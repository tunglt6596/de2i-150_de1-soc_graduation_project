==> flow/design.v <==
module div(clk, ena, z, d, q);
	parameter z_width = 48;
	parameter d_width = z_width/2;
	input clk;               
	input ena;               
	input  [z_width-1:0] z;  
	input  [d_width-1:0] d;  
	output [d_width-1:0] q;  
	reg [d_width-1:0] q;
	function [z_width:0] gen_s;
		input [z_width:0] si;
		input [z_width:0] di;
	begin
	  if(si[z_width])
	    gen_s = {si[z_width-1:0], 1'b0} + di;
	  else
	    gen_s = {si[z_width-1:0], 1'b0} - di;
	end
	endfunction
	function [d_width-1:0] gen_q;
		input [d_width-1:0] qi;
		input [z_width:0] si;
	begin
	  gen_q = {qi[d_width-2:0], ~si[z_width]};
	end
	endfunction
	reg [d_width-1:0] q_pipe  [d_width-1:0];
	reg [z_width:0] s_pipe  [d_width:0];
	reg [z_width:0] d_pipe  [d_width:0];
	initial
	begin
	  if(d_width !== z_width / 2)
	    $display("div.v parameter error (d_width != z_width/2).");
	end
	integer n0, n1, n2, n3;
	always @(d)
	  d_pipe[0] <= {1'b0, d, {(z_width-d_width){1'b0}} };
	always @(posedge clk)
	  if(ena)
	    for(n0=1; n0 <= d_width; n0=n0+1)
	       d_pipe[n0] <= #1 d_pipe[n0-1];
	always @(z)
	  s_pipe[0] <= z;
	always @(posedge clk)
	  if(ena)
	    for(n1=1; n1 <= d_width; n1=n1+1)
	       s_pipe[n1] <= #1 gen_s(s_pipe[n1-1], d_pipe[n1-1]);
	always @(posedge clk)
	  q_pipe[0] <= #1 0;
	always @(posedge clk)
	  if(ena)
	    for(n2=1; n2 < d_width; n2=n2+1)
	       q_pipe[n2] <= #1 gen_q(q_pipe[n2-1], s_pipe[n2]);
	always @(posedge clk)
	  if(ena)
	    q <= #1 gen_q(q_pipe[d_width-1], s_pipe[d_width]);
endmodule
### Reports on div

The steps from the RTL of div to its reports follow in flow order.
Lines are those of the file above, counted from 1.
Not given: n/a

| set-up | value |
|---|---|
| top module | div |
| clock port | clk |
| cell library | sky130hd |
| library corner | tt_025C_1v80 |

### Elaborated design

Source: Yosys, flattened and elaborated. Widths are those after wreduce; folded enables and synchronous resets count as part of the registers. Registers that Yosys merges into a memory's read port (data or address) are not register bits. Print and check cells do not count. Equal cells are merged and count once.

| cells by class | value |
|---|---|
| add/subtract/negate cells | 47 |
| $mul | 0 |
| div/mod/pow operators | 0 |
| magnitude comparators | 0 |
| eq/ne operators | 0 |
| shift operators | 0 |
| mux-type cells | 23 |
| bitwise gates (word level) | 24 |
| reductions and logical operators | 0 |

Operators by type and width:

| operator | count |
|---|---|
| 49-bit by 48-bit subtractor with 49-bit output | 24 |
| 49-bit by 48-bit adder with 49-bit output | 23 |
| 49-bit two-way mux | 23 |
| 1-bit NOT | 24 |

| bit counts | value |
|---|---|
| flip-flop bits (word level) | 2028 |
| bits in latches | 0 |
| bits in writable memories | 0 |
| bits in read-only memories | 0 |
| word width x clocked read ports | 0 |
| memory cells | 0 |
| bits of input ports | 74 |
| output and inout port bits | 24 |
| elaborated cells | 165 |

### Longest topological paths

Longest topological path by Yosys (ltp), each cell counted once; first at word level (registers and memories cut), then after technology mapping (sequential cells cut; the memories' decode and read muxes count).

| logic depth | value |
|---|---|
| depth in word-level cells | 2 |
| ABC_AREA | 0 |
| gate-level depth with buffers | 18 |
| mapped depth without buffers | 18 |

### Mapped cells and area

The flow's flattened synthesis, as Yosys stat reports it; memories are mapped. The netlist is that of the ABC_AREA named above (0 if unset); the other value can give another one.

| synthesis totals | value |
|---|---|
| mapped cells | 7021 |
| mapped area | 88158.3 µm² |
| sequential area | 51169.1 µm² |
| flip-flops | 1704 |
| buffers | 74 |

Cell types:

| cell | count | total area (µm²) |
|---|---|---|
| sky130_fd_sc_hd__edfxtp_1 | 1704 | 5.12E+04 |
| sky130_fd_sc_hd__ha_1 | 620 | 7757.44 |
| sky130_fd_sc_hd__xor2_1 | 529 | 4.63E+03 |
| sky130_fd_sc_hd__xnor2_1 | 493 | 4.32E+03 |
| sky130_fd_sc_hd__a21oi_1 | 614 | 3.07E+03 |
| sky130_fd_sc_hd__nor2_1 | 606 | 2.27E+03 |
| sky130_fd_sc_hd__a21o_1 | 239 | 1.79E+03 |
| sky130_fd_sc_hd__o21ai_0 | 279 | 1.4E+03 |
| sky130_fd_sc_hd__nor3_1 | 214 | 1.07E+03 |
| sky130_fd_sc_hd__inv_1 | 259 | 972.182 |
| sky130_fd_sc_hd__nand2_1 | 241 | 904.618 |
| sky130_fd_sc_hd__a31oi_1 | 100 | 625.6 |
| sky130_fd_sc_hd__o21bai_1 | 78 | 585.562 |
| sky130_fd_sc_hd__o21a_1 | 75 | 563.04 |
| sky130_fd_sc_hd__a211oi_1 | 65 | 487.968 |
| sky130_fd_sc_hd__fa_1 | 23 | 460.442 |
| sky130_fd_sc_hd__nand2b_1 | 72 | 450.432 |
| sky130_fd_sc_hd__nor4_1 | 69 | 431.664 |

Not listed: further types 60, cells in them 741.

### Worst setup path after synthesis

Source: OpenSTA report_checks on the synthesized netlist (no wires, ideal clock, input and output delay 20% of the period each), path of least setup slack; recovery checks are left aside. Register names are those of the netlist, which keeps one name where synthesis merged equal registers.

| timing after synthesis | value |
|---|---|
| kind | reg2reg |
| start point | reg d_pipe[9][28] |
| end point | reg s_pipe[10][48] |
| clock period | 4.45 ns |
| library setup time | 0.260 ns |
| launch time at the first pin | 0.000 ns |
| arrival | 3.873 ns |
| data required time | 4.190 ns |
| path slack | 0.317 ns |
| path delay | 4.133 ns |
| stages on the path | 16 |
| path buffers | 0 |
| synthesis period reached | 4.133 ns |

"path delay" = arrival - input delay + setup time.
"stages on the path": output pins that drive a net of the path, with the launching flip-flop's if there is one; two outputs of one cell count as two.
"synthesis period reached" = period - worst setup slack (recovery checks aside). The figure is calculated, with input and output delays left at 20% of the set period.
Between the ends stands the longest chain of elaborated cells between them, by number of cells; it is not shown to be the way that was timed. Of several equally long chains one is given.
A line is the first line of the expression or statement that the cell stems from. Yosys adds cells for indexed reads and writes and turns some case tables into memories.

| on the way, after synthesis | value |
|---|---|
| cells stage by stage | sky130_fd_sc_hd__edfxtp_1 sky130_fd_sc_hd__or3_1 sky130_fd_sc_hd__or3_1 sky130_fd_sc_hd__or3_1 sky130_fd_sc_hd__nand2b_1 sky130_fd_sc_hd__nor2_1 sky130_fd_sc_hd__a21oi_1 sky130_fd_sc_hd__xnor2_1 sky130_fd_sc_hd__ha_1 sky130_fd_sc_hd__or3_1 sky130_fd_sc_hd__o21ai_0 sky130_fd_sc_hd__a21oi_1 sky130_fd_sc_hd__or4_1 sky130_fd_sc_hd__a31o_2 sky130_fd_sc_hd__a21oi_1 sky130_fd_sc_hd__xnor2_1 |
| cells in the longest elaborated chain | 2 |
| elaborated cells on any way between the ends | 3 |
| RTL lines with such cells | 3 |
| those cells by class | 2 x add/sub; 1 x mux |

RTL lines, path after synthesis:

| element | RTL line | text |
|---|---|---|
| from (assign) | 41 | `d_pipe[n0] <= #1 d_pipe[n0-1];` |
| 49-bit by 48-bit subtractor with 49-bit output | 17 | `gen_s = {si[z_width-1:0], 1'b0} - di;` |
| 49-bit two-way mux | 14 | `if(si[z_width])` |
| to (assign) | 47 | `s_pipe[n1] <= #1 gen_s(s_pipe[n1-1], d_pipe[n1-1]);` |
| to (decl) | 28 | `reg [z_width:0] s_pipe [d_width:0];` |

### Worst path after layout

Path of least setup slack in the final report of job 1 (OpenROAD, finished layout, wires in). Where an end is a register, its clock arrival counts in the times.

| timing after layout | value |
|---|---|
| kind | reg2reg |
| start point | reg d_pipe[16][26] |
| end point | reg s_pipe[17][48] |
| clock period | 7.22 ns |
| library setup time | 0.25 ns |
| launch time at the first pin | 0.80 ns |
| arrival | 5.19 ns |
| data required time | 7.78 ns |
| path slack | 2.59 ns |
| stages on the path | 15 |
| path buffers | 0 |

Between the ends stands the longest chain of elaborated cells between them, by number of cells; it is not shown to be the way that was timed. Of several equally long chains one is given.

| on the way, after layout | value |
|---|---|
| cells stage by stage | sky130_fd_sc_hd__edfxtp_1 sky130_fd_sc_hd__or3_1 sky130_fd_sc_hd__nor3b_1 sky130_fd_sc_hd__and2_1 sky130_fd_sc_hd__nor3b_1 sky130_fd_sc_hd__nor2_1 sky130_fd_sc_hd__xnor2_1 sky130_fd_sc_hd__ha_1 sky130_fd_sc_hd__nand3_1 sky130_fd_sc_hd__o21ai_0 sky130_fd_sc_hd__a211oi_1 sky130_fd_sc_hd__nor4b_1 sky130_fd_sc_hd__a311o_1 sky130_fd_sc_hd__a21oi_1 sky130_fd_sc_hd__xnor2_1 |
| cells in the longest elaborated chain | 2 |
| elaborated cells on any way between the ends | 3 |
| RTL lines with such cells | 3 |
| those cells by class | 2 x add/sub; 1 x mux |

RTL lines, path after layout:

| element | RTL line | text |
|---|---|---|
| from (assign) | 41 | `d_pipe[n0] <= #1 d_pipe[n0-1];` |
| 49-bit by 48-bit subtractor with 49-bit output | 17 | `gen_s = {si[z_width-1:0], 1'b0} - di;` |
| 49-bit two-way mux | 14 | `if(si[z_width])` |
| to (assign) | 47 | `s_pipe[n1] <= #1 gen_s(s_pipe[n1-1], d_pipe[n1-1]);` |
| to (decl) | 28 | `reg [z_width:0] s_pipe [d_width:0];` |

FLOW RESULTS
============

Top module div; platform sky130hd; tools Yosys and OpenROAD; 2 stored runs in no particular order. Input and output delays are each 20% of the period that was set; the output load is 0.01 pF.
"clock period reached" is the run's clock period less its worst setup slack. It is reckoned from that one timing run; input and output delays stay at 20% of the period that was set.
"worst path time" = time allowed to the worst setup path (clock period - input delay - output delay, where it has them) - its slack; a late launch clock adds to it, a late capture clock takes from it.
"power" rests on the timing tool's default activity at the inputs, not on a simulated workload.
Settings: - = not set for that run.

| run name | period_ns | CAP_MARGIN | CORE_MARGIN | CORE_UTILIZATION | SLEW_MARGIN | SETUP_SLACK_MARGIN | PLACE_DENSITY_LB_ADDON | CELL_PAD_IN_SITES_GLOBAL_PLACEMENT | cell area after synthesis (µm²) | die outline area (µm²) | standard-cell area of the final layout (µm²) | utilization (%) | setup slack of the worst path (ns) | total negative setup slack (ns) | final worst hold slack (ns) | power (mW) | clock period reached (ns) | worst path time (ns) | worst setup path kind |
|---|---|---|---|---|---|---|---|---|---|---|---|---|---|---|---|---|---|---|---|
| job 1 | 7.22 | 20 | 2 | 40 | 20 | - | - | - | 88158.3 | 224169.0 | 99261.4 | 45.3 | 2.589 | 0.000 | 0.409 | 51.797 | 4.631 | 4.63 | reg2reg |
| job 2 | 5.79 | 5 | 2 | 60 | 20 | 0.17 | 0.08 | 2 | 88158.3 | 150013.0 | 97486.0 | 66.9 | 1.121 | 0.000 | 0.404 | 63.621 | 4.669 | 4.67 | reg2reg |
